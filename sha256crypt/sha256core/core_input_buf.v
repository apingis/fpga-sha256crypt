==> flow/design.v <==
`timescale 1ns / 1ps
module core_input_buf(
	input CLK,
	input [31:0] din,
	input [3:0] wr_addr,
	input wr_en,
	output reg [31:0] dout = 0,
	input rd_en,
	input [3:0] rd_addr
	);
	(* RAM_STYLE="DISTRIBUTED" *)
	reg [31:0] input_buf [0:15];
	always @(posedge CLK) begin
		if (rd_en)
			dout <= input_buf [rd_addr];
		if (wr_en)
			input_buf [wr_addr] <= (((din) << 24)	
	| (((din) & 16'hff00) << 8)	
	| (((din) >> 8) & 16'hff00)	
	| ((din) >> 24));
	end
endmodule
# Step by step through the tools: core_input_buf
# Tool output for the design above, in the order of the flow.
# Line numbers count from 1 in the design file above.
# A cell with n/a has no value.
[inputs] top="core_input_buf" clk_port="CLK" lib="sky130hd" lib_corner="tt_025C_1v80"

# After elaboration
# Counts by Yosys on the flattened word-level netlist (proc, flatten, opt, wreduce; memories kept). Register bits leave out memories and registers merged into their read ports (data or address); mux counts leave out enables and synchronous resets folded into registers. Print and check cells are left out. Cells with the same type and inputs are merged into one.
# Yosys's memory passes give these memory sizes; they may raise the number of words (mostly to a power of two), join words into wider ones and drop unused or constant bits.
[classes] n_mux=3 logic=3
[ops] operator="32-bit by 16-bit OR with 32-bit output" n=1
[ops] operator="32-bit by 24-bit OR with 32-bit output" n=1
[ops] operator="32-bit by 8-bit OR with 32-bit output" n=1
[ops] operator="32-bit 2-to-1 mux" n=1
[ops] operator="4-bit 2-to-1 mux" n=1
[ops] operator="1-bit 2-to-1 mux" n=1
[bits] out_inout_bits=32 ff_bits=0 ram_bits=512 clocked_rd_ports_x_width=32 mem_count=1 input_bits=43 elab_cells=7
[mem_list] memory="input_buf" words=16 word_bits=32 read_ports=1 write_ports=1 line=12 source="reg [31:0] input_buf [0:15];"

# Longest topological paths
# Yosys ltp: most cells in a row. Word level: on the elaborated netlist, between registers, memories and ports. Mapped: between sequential cells and ports; inverters and the memories' decode and read muxes count.
[logic_depth] ltp_word=4 abc_area=0 mapped_depth=5 mapped_depth_nobuf=3

# Netlist
# Yosys stat after the flow's synthesis: flattened, memories mapped to cells. It holds for the ABC_AREA given above (unset counts as 0); a run with the other value may have another netlist.
# The area totals of this step are shown rounded.
[synth_totals] n_buf=43 synth_area_um2=20200 flip_flops=544 sequential_area_um2=16300 cell_count=838
[by_type] cell="sky130_fd_sc_hd__edfxtp_1" n=544 area_total_um2=1.63E+04
[by_type] cell="sky130_fd_sc_hd__mux4_2" n=128 area_total_um2=2.88E+03
[by_type] cell="sky130_fd_sc_hd__a22oi_1" n=64 area_total_um2=480.461
[by_type] cell="sky130_fd_sc_hd__nand2_1" n=33 area_total_um2=123.869
[by_type] cell="sky130_fd_sc_hd__buf_4" n=11 area_total_um2=82.579
[by_type] cell="sky130_fd_sc_hd__clkbuf_1" n=17 area_total_um2=63.811
[by_type] cell="sky130_fd_sc_hd__nor2_1" n=13 area_total_um2=48.797
[by_type] cell="sky130_fd_sc_hd__buf_1" n=9 area_total_um2=33.782
[by_type] cell="sky130_fd_sc_hd__buf_6" n=2 area_total_um2=22.522
[by_type] cell="sky130_fd_sc_hd__buf_2" n=4 area_total_um2=20.019
[by_type] cell="sky130_fd_sc_hd__nor3_1" n=4 area_total_um2=20.019
[by_type] cell="sky130_fd_sc_hd__nand3b_1" n=2 area_total_um2=15.014
[by_type] cell="sky130_fd_sc_hd__nand2b_1" n=2 area_total_um2=12.512
[by_type] cell="sky130_fd_sc_hd__nor2b_1" n=2 area_total_um2=12.512
[by_type] cell="sky130_fd_sc_hd__or3b_2" n=1 area_total_um2=8.758
[by_type] cell="sky130_fd_sc_hd__and2_1" n=1 area_total_um2=6.256
[by_type] cell="sky130_fd_sc_hd__nand3_1" n=1 area_total_um2=5.005

# Path before layout
# Source: OpenSTA report_checks on the synthesized netlist (no wires, ideal clock, input and output delay 20% of the period each), path of least setup slack; recovery checks are left aside. Register names are those of the netlist, which keeps one name where synthesis merged equal registers.
[synth_timing] path_kind="input to register" start="input port wr_addr[2]" end="memory input_buf[0][0]" t_required_ns=5.499 period_ns=5.96 setup_time_ns=0.461 stages=2 in_delay_ns=1.192 path_slack_ns=1.588 delay_ns=3.179 t_arrival_ns=3.910 launch_ns=1.192 path_buffers=0 period_less_setup_slack_ns=4.372
# "delay_ns" is the arrival time less input delay plus setup time.
# "stages": output pins that drive a net of the path, with the launching flip-flop's if there is one; two outputs of one cell count as two.
# "period_less_setup_slack_ns" is the clock period less the worst setup slack; recovery checks do not enter. This is arithmetic on one report: input and output delays are still those of the set period (20% each).
# The rows between start and end are the longest chain of elaborated cells between them; the timing report does not say that the signal goes this way. Where chains are equally long, one stands for them.
# A line is the first line of the expression or statement that the cell stems from. Yosys adds cells for indexed reads and writes and turns some case tables into memories.
[synth_between] cell_sequence="sky130_fd_sc_hd__or3b_2 > sky130_fd_sc_hd__nor3_1" elab_chain_cells=1 cells_between=1 lines_between=1 cone_classes="mux (1)"
[synth_lines] element="start, declared" line=5 source="input [3:0] wr_addr,"
[synth_lines] element="4-bit 2-to-1 mux" line=16 source="if (wr_en)"
[synth_lines] element="end, declared" line=12 source="reg [31:0] input_buf [0:15];"

# Path in the finished layout
# Path of least setup slack in the final report of flow run 1 (OpenROAD, finished layout, wires in). Where an end is a register, its clock arrival counts in the times.
[layout_timing] path_kind="input to register" start="input port wr_addr[0]" end="memory input_buf[7][10]" launch_ns=1.04 path_buffers=2 stages=4 period_ns=5.22 t_arrival_ns=3.29 setup_time_ns=0.31 t_required_ns=5.47 path_slack_ns=2.18 in_delay_ns=1.04
# The rows between start and end are the longest chain of elaborated cells between them; the timing report does not say that the signal goes this way. Where chains are equally long, one stands for them.
[layout_between] cell_sequence="sky130_fd_sc_hd__clkdlybuf4s50_1 > sky130_fd_sc_hd__nand2_1 > sky130_fd_sc_hd__nor2_4 > sky130_fd_sc_hd__buf_4" elab_chain_cells=1 cells_between=1 lines_between=1 cone_classes="mux (1)"
[layout_lines] element="start, declared" line=5 source="input [3:0] wr_addr,"
[layout_lines] element="4-bit 2-to-1 mux" line=16 source="if (wr_en)"
[layout_lines] element="end, declared" line=12 source="reg [31:0] input_buf [0:15];"

# Design core_input_buf on sky130hd. What follows are 2 stored runs of the flow, each under its own settings; their order means nothing. The constraints put input and output delay at 20% of the set period each and load the outputs with 0.01 pF.
# By "achieved_clock_period_ns" is meant the clock period of the run minus its worst setup slack. This is arithmetic on one report: input and output delays are still those of the set period (20% each).
# "critical_path_time_ns" = time allowed to the worst setup path (clock period - input delay - output delay, where it has them) - its slack; a late launch clock adds to it, a late capture clock takes from it.
# "design_power_mw" is the tool's figure for a default switching activity; nothing was simulated.
# The results are shown rounded.
run="flow run 1" settings period_ns=5.22 CORE_UTILIZATION=48 PLACE_DENSITY=0.9 CELL_PAD_IN_SITES_GLOBAL_PLACEMENT=1 CELL_PAD_IN_SITES_DETAIL_PLACEMENT=1 TNS_END_PERCENT=70 ABC_AREA=0 GPL_ROUTABILITY_DRIVEN=0 CTS_CLUSTER_DIAMETER=217 MAX_ROUTING_LAYER="met5" CAP_MARGIN=20 CORE_MARGIN=2 SLEW_MARGIN=20
run="flow run 1" results synth_chip_area_um2=20200 final_die_area_um2=43700 finalCellArea_um2=23400 util_pct=56.1 worstSetupSlack_ns=2.18 fin_tns_ns=0.000 ws_hold_ns=0.761 design_power_mw=9.05 achieved_clock_period_ns=3.038 critical_path_time_ns=1.99 worst_setup_path_type="input to register"
run="flow run 2" settings period_ns=2.78 CORE_UTILIZATION=57 PLACE_DENSITY_LB_ADDON=0.16 CORE_MARGIN=4 CELL_PAD_IN_SITES_DETAIL_PLACEMENT=1 TNS_END_PERCENT=15 GPL_ROUTABILITY_DRIVEN=1 SLEW_MARGIN=10 CAP_MARGIN=20
run="flow run 2" results synth_chip_area_um2=20200 final_die_area_um2=38500 finalCellArea_um2=23700 util_pct=68.4 worstSetupSlack_ns=0.681 fin_tns_ns=0.000 ws_hold_ns=0.616 design_power_mw=17.1 achieved_clock_period_ns=2.099 critical_path_time_ns=1.54 worst_setup_path_type="register to output"
